==> flow/design.v <==
module events_to_apb_soln (
  input   wire         clk,
  input   wire         reset,
  input   wire         event_a_i,
  input   wire         event_b_i,
  input   wire         event_c_i,
  output  wire         apb_psel_o,
  output  wire         apb_penable_o,
  output  wire [31:0]  apb_paddr_o,
  output  wire         apb_pwrite_o,
  output  wire [31:0]  apb_pwdata_o,
  input   wire         apb_pready_i
);
  localparam ST_IDLE   = 2'b00;
  localparam ST_SETUP  = 2'b01;
  localparam ST_ACCESS = 2'b10;
  localparam EVENT_A_ADDR = 32'hABBA_0000;
  localparam EVENT_B_ADDR = 32'hBAFF_0000;
  localparam EVENT_C_ADDR = 32'hCAFE_0000;
  wire       apb_psel;
  wire       apb_penable;
  wire[31:0] apb_paddr;
  wire       apb_pwrite;
  wire[31:0] apb_pwdata;
  reg [31:0] apb_pwdata_q;
  reg [31:0] paddr_q;
  reg [31:0] nxt_paddr;
  reg [1:0]  state_q;
  reg [1:0]  nxt_state;
  wire       apb_state_setup;
  wire       apb_state_access;
  wire       event_seen;
  reg  [3:0] event_a_count_q;
  wire [3:0] nxt_event_a_count;
  reg  [3:0] event_b_count_q;
  wire [3:0] nxt_event_b_count;
  reg  [3:0] event_c_count_q;
  wire [3:0] nxt_event_c_count;
  wire       event_a_sel;
  wire       event_b_sel;
  wire       event_c_sel;
  assign event_seen = |{event_a_i, event_b_i, event_c_i,
                        event_a_count_q, event_b_count_q, event_c_count_q};
  always @(posedge clk or posedge reset)
    if (reset)
      state_q <= ST_IDLE;
    else
      state_q <= nxt_state;
  always @(*) begin
    nxt_paddr = paddr_q;
    case (state_q)
      ST_IDLE: begin
        if (event_seen) begin
          nxt_state = ST_SETUP;
          nxt_paddr = (event_a_i | (|event_a_count_q)) ? EVENT_A_ADDR :
                      (event_b_i | (|event_b_count_q)) ? EVENT_B_ADDR :
                                                         EVENT_C_ADDR;
        end else begin
          nxt_state = ST_IDLE;
        end
      end
      ST_SETUP: begin
        nxt_state = ST_ACCESS;
      end
      ST_ACCESS: begin
        if (apb_pready_i)
          nxt_state = ST_IDLE;
        else
          nxt_state = ST_ACCESS;
      end
      default: nxt_state = ST_IDLE;
    endcase
  end
  assign apb_state_setup  = (state_q == ST_SETUP);
  assign apb_state_access = (state_q == ST_ACCESS);
  assign apb_psel    = apb_state_setup | apb_state_access;
  assign apb_penable = apb_state_access;
  assign apb_pwrite  = apb_state_access;
  always @(posedge clk or posedge reset)
    if (reset)
      paddr_q <= EVENT_A_ADDR;
    else
      paddr_q <= nxt_paddr;
  assign apb_paddr = {32{apb_state_access}} & paddr_q;
  assign event_a_sel = apb_state_setup & (paddr_q == EVENT_A_ADDR);
  assign event_b_sel = apb_state_setup & (paddr_q == EVENT_B_ADDR);
  assign event_c_sel = apb_state_setup & (paddr_q == EVENT_C_ADDR);
  always @(posedge clk or posedge reset)
    if (reset) begin
      event_a_count_q <= 4'h0;
      event_b_count_q <= 4'h0;
      event_c_count_q <= 4'h0;
    end else begin
      event_a_count_q <= nxt_event_a_count;
      event_b_count_q <= nxt_event_b_count;
      event_c_count_q <= nxt_event_c_count;
    end
  assign nxt_event_a_count = event_a_sel ? {3'h0, event_a_i} :
                              event_a_count_q + {3'h0, event_a_i};
  assign nxt_event_b_count = event_b_sel ? {3'h0, event_b_i} :
                              event_b_count_q + {3'h0, event_b_i};
  assign nxt_event_c_count = event_c_sel ? {3'h0, event_c_i} :
                              event_c_count_q + {3'h0, event_c_i};
  assign apb_pwdata = (event_a_sel) ? (event_a_count_q) :
                      (event_b_sel) ? (event_b_count_q) :
                      (event_c_sel) ? (event_c_count_q) :
                                                    32'h0;
  always @(posedge clk or posedge reset)
    if (reset)
      apb_pwdata_q <= 32'h0;
    else if (apb_state_setup)
      apb_pwdata_q <= apb_pwdata;
  assign apb_psel_o     = apb_psel;
  assign apb_penable_o  = apb_penable;
  assign apb_paddr_o    = apb_paddr;
  assign apb_pwrite_o   = apb_pwrite;
  assign apb_pwdata_o   = apb_pwdata_q;
endmodule
Reports on events_to_apb_soln
Tool output for the design above, in the order of the flow.
Lines are those of the file above, counted from 1.
Operators: Yosys type, input widths -> output width; for muxes data width and select width s.
Library cell names are shortened.
{ "inputs": {"design": "events_to_apb_soln", "clock": "clk", "lib": "sky130hd", "corner": "tt_025C_1v80"} }

After elaboration
Counts by Yosys on the flattened word-level netlist (proc, flatten, opt, wreduce; memories kept). Register bits leave out memories and registers merged into their read ports (data or address); mux counts leave out enables and synchronous resets folded into registers. Print and check cells are left out. Cells with the same type and inputs are merged into one.
{ "bits": {"input_bits": 6, "mem_bits_rw": 0, "romBits": 0, "latchBits": 0, "clocked_rd_ports_x_width": 0, "n_memories": 0, "out_inout_bits": 67, "word_cells": 37, "reg_bits": 78} }
{ "classes": {"cmp": 0, "multipliers": 0, "muxes": 11, "shift": 0, "reduce_and_logical": 5, "equal": 5, "n_div": 0, "n_addsub": 3, "logic": 7} }
{ "ops": {"columns": ["operator", "n"], "rows": [
  ["$eq 32x32->1 const B", 3],
  ["$mux 31", 2],
  ["$and 32x32->32", 1],
  ["$mux 4", 6],
  ["$reduce_or 15->1", 1],
  ["$add 4x1->4", 3],
  ["$reduce_or 4->1", 2],
  ["$pmux 2 s3", 1],
  ["$and 1x1->1", 3],
  ["$or 1x1->1", 3],
  ["$eq 2x1->1 const B", 1],
  ["$eq 2x2->1 const B", 1],
  ["$logic_not 2->1", 1],
  ["$reduce_and 2->1", 1],
  ["$mux 2", 1],
  ["$mux 1", 1]
]} }

Longest topological paths
Longest topological path by Yosys (ltp), each cell counted once; first at word level (registers and memories cut), then after technology mapping (sequential cells cut; the memories' decode and read muxes count).
{ "depth": {"ltp_word": 5, "ABC_AREA": 0, "mapped_depth": 4, "mapped_depth_nobuf": 4} }

After synthesis
The flow's flattened synthesis, as Yosys stat reports it; memories are mapped. The netlist is that of the ABC_AREA named above (0 if unset); the other value can give another one.
{ "types": {"columns": ["type", "n", "type_area_um2"], "rows": [
  ["dfrtp_1", 21, 525.504],
  ["buf_4", 56, 420.403],
  ["dfstp_2", 3, 78.826],
  ["ha_1", 6, 75.072],
  ["a22o_1", 5, 43.792],
  ["and2_1", 7, 43.792],
  ["nor2b_1", 7, 43.792],
  ["a221o_1", 4, 40.038],
  ["mux2_2", 3, 33.782],
  ["nor2_1", 9, 33.782],
  ["nand4bb_4", 1, 27.526],
  ["o41ai_4", 1, 27.526],
  ["xnor2_1", 3, 26.275],
  ["xor2_1", 3, 26.275],
  ["inv_1", 6, 22.522],
  ["or4_4", 2, 22.522],
  ["and3b_1", 2, 17.517],
  ["o41ai_2", 1, 16.266]
]} }
Other cell types: 17; their cells: 22.
{ "mapped": {"yosys_area_um2": 1669.1, "ffs": 24, "cell_count": 162, "sequential_area_um2": 604.3} }

Worst setup path after synthesis
OpenSTA on the mapped netlist: ideal clock, no wires. The path of least setup slack (recovery checks aside). Input and output delay are each 20% of the period. Register names are those of the netlist, which keeps one name where synthesis merged equal registers.
{ "synth_path": {"path_kind": "flip-flop to flip-flop", "from": "reg event_b_count_q[0]", "to": "reg state_q", "arrival_ns": 1.428, "path_buffers": 0, "clock_period_ns": 1.45, "setup_slack_ns": -0.102, "stages": 4, "required_ns": 1.326, "delay_ns": 1.552, "synth_period_reached_ns": 1.552} }
"delay_ns" is the arrival time less input delay plus setup time.
"stages": output pins that drive a net of the path, with the launching flip-flop's if there is one; two outputs of one cell count as two.
"synth_period_reached_ns" = period - worst setup slack (recovery checks aside). The figure is calculated, with input and output delays left at 20% of the set period.
Where an end lacks its bit number, it is one bit of the signal, or one of the new flip-flops if synthesis recoded a state register.
The rows between start and end are the longest chain of elaborated cells between them; the timing report does not say that the signal goes this way. Where chains are equally long, one stands for them.
A line is the first line of the expression or statement that the cell stems from. Yosys adds cells for indexed reads and writes and turns some case tables into memories.
{ "synth_via": {"path_cell_list": "dfrtp_1 -> or4_4 -> nand4bb_4 -> o31a_1", "elab_chain_cells": 3} }
{ "synth_rtl": {"columns": ["element", "line", "source"], "rows": [
  ["start: declaration", 35, "reg  [3:0] event_b_count_q;"],
  ["start: assignment", 91, "event_b_count_q <= 4'h0;"],
  ["start: assignment", 95, "event_b_count_q <= nxt_event_b_count;"],
  ["$reduce_or 15->1", 42, "assign event_seen = |{event_a_i, event_b_i, event_c_i,"],
  ["$mux 1", 53, "if (event_seen) begin"],
  ["$pmux 2 s3", 51, "case (state_q)"],
  ["end: assignment", 46, "state_q <= ST_IDLE;"],
  ["end: assignment", 48, "state_q <= nxt_state;"],
  ["end: declaration", 28, "reg [1:0]  state_q;"]
]} }

Timing after layout
Path of least setup slack in the final report of run 1 (OpenROAD, finished layout, wires in). Where an end is a register, its clock arrival counts in the times.
{ "layout_path": {"path_kind": "flip-flop to output port", "from": "reg state_q", "to": "out apb_paddr_o[22]", "path_buffers": 3, "stages": 5, "setup_slack_ns": 0.31, "arrival_ns": 1.21, "required_ns": 1.52, "clock_period_ns": 1.9} }
Where an end lacks its bit number, it is one bit of the signal, or one of the new flip-flops if synthesis recoded a state register.
{ "layout_via": {"path_cell_list": "dfrtp_2 -> buf_6 -> buf_6 -> and2_4 -> buf_2"} }
{ "layout_rtl": {"columns": ["element", "line", "source"], "rows": [
  ["start: declaration", 28, "reg [1:0]  state_q;"],
  ["start: assignment", 46, "state_q <= ST_IDLE;"],
  ["start: assignment", 48, "state_q <= nxt_state;"],
  ["end: declaration", 9, "output  wire [31:0]  apb_paddr_o,"]
]} }
Chain of elaborated cells between the ends: none given.

Add stored flow runs of events_to_apb_soln

Record of 2 stored runs of the RTL-to-layout flow on events_to_apb_soln, platform sky130hd. The runs are unordered. Constraints: input delay and output delay 20% of the set period each, output load 0.01 pF.
By "achievedPeriod_ns" is meant the clock period of the run minus its worst setup slack. This is arithmetic on one report: input and output delays are still those of the set period (20% each).
By "worst_path_time_ns" is meant the share of the clock period that the worst setup path is allowed (20% is reserved at inputs, 20% at outputs), minus its slack. Clock arrival times at its registers enter into it.
By "design_power_mw" is meant OpenSTA's value without simulated activity: inputs other than the clock are taken to toggle once in ten clock periods, and the tool carries that through the logic.

Run 1
==> flow/run.sh <==
#!/bin/bash
# the make line also repeats the synthesis and layout settings of config.mk as NAME=value (left out here)
make -C /OpenROAD-flow-scripts/flow DESIGN_CONFIG=/design/flow/config.mk WORK_HOME=/design/flow/orfs CLKGATE_MAP_FILE= finish
==> flow/config.mk <==
export PLATFORM = sky130hd
export DESIGN_NAME = events_to_apb_soln
export DESIGN_NICKNAME = events_to_apb_soln
export VERILOG_FILES = /design/flow/design.v
export SDC_FILE = /design/flow/constraint.sdc
export NUM_CORES = 4
export LEC_CHECK = 0
export CAP_MARGIN = 20
export CORE_MARGIN = 2
export CORE_UTILIZATION = 40
export SETUP_SLACK_MARGIN = 0.29
export SLEW_MARGIN = 20
==> flow/constraint.sdc <==
create_clock -name core_clock -period 1.9 [get_ports {clk}]
set_input_delay 0.3800 -clock core_clock [delete_from_list [all_inputs] [get_ports {clk}]]
set_output_delay 0.3800 -clock core_clock [all_outputs]
set_load 0.01 [all_outputs]

==> results of run 1, as JSON <==
{
  "tns_ns": 0.000,
  "worst_path_time_ns": 1.21,
  "critical_path_type": "flip-flop to output port",
  "achievedPeriod_ns": 1.592,
  "design_power_mw": 1.668,
  "setup_ws_ns": 0.308,
  "ys_area_um2": 1669.1,
  "die_footprint_um2": 4705.3,
  "utilization_pct": 47.1,
  "cell_area_final_um2": 1885.6
}

Run 2
==> flow/run.sh <==
#!/bin/bash
# the make line also repeats the synthesis and layout settings of config.mk as NAME=value (left out here)
make -C /OpenROAD-flow-scripts/flow DESIGN_CONFIG=/design/flow/config.mk WORK_HOME=/design/flow/orfs CLKGATE_MAP_FILE= finish
==> flow/config.mk <==
export PLATFORM = sky130hd
export DESIGN_NAME = events_to_apb_soln
export DESIGN_NICKNAME = events_to_apb_soln
export VERILOG_FILES = /design/flow/design.v
export SDC_FILE = /design/flow/constraint.sdc
export NUM_CORES = 4
export LEC_CHECK = 0
export CAP_MARGIN = 20
export CELL_PAD_IN_SITES_DETAIL_PLACEMENT = 1
export CELL_PAD_IN_SITES_GLOBAL_PLACEMENT = 2
export CORE_MARGIN = 2
export CORE_UTILIZATION = 20
export MAX_ROUTING_LAYER = met5
export MIN_ROUTING_LAYER = met2
export SETUP_SLACK_MARGIN = 0.59
export SLEW_MARGIN = 20
export TNS_END_PERCENT = 75
==> flow/constraint.sdc <==
create_clock -name core_clock -period 2.45 [get_ports {clk}]
set_input_delay 0.4900 -clock core_clock [delete_from_list [all_inputs] [get_ports {clk}]]
set_output_delay 0.4900 -clock core_clock [all_outputs]
set_load 0.01 [all_outputs]

==> results of run 2, as JSON <==
{
  "setup_ws_ns": 0.499,
  "achievedPeriod_ns": 1.951,
  "utilization_pct": 24.1,
  "die_footprint_um2": 9092.6,
  "ys_area_um2": 1669.1,
  "worst_path_time_ns": 1.46,
  "critical_path_type": "flip-flop to output port",
  "design_power_mw": 1.365,
  "cell_area_final_um2": 1960.6,
  "tns_ns": 0.000
}
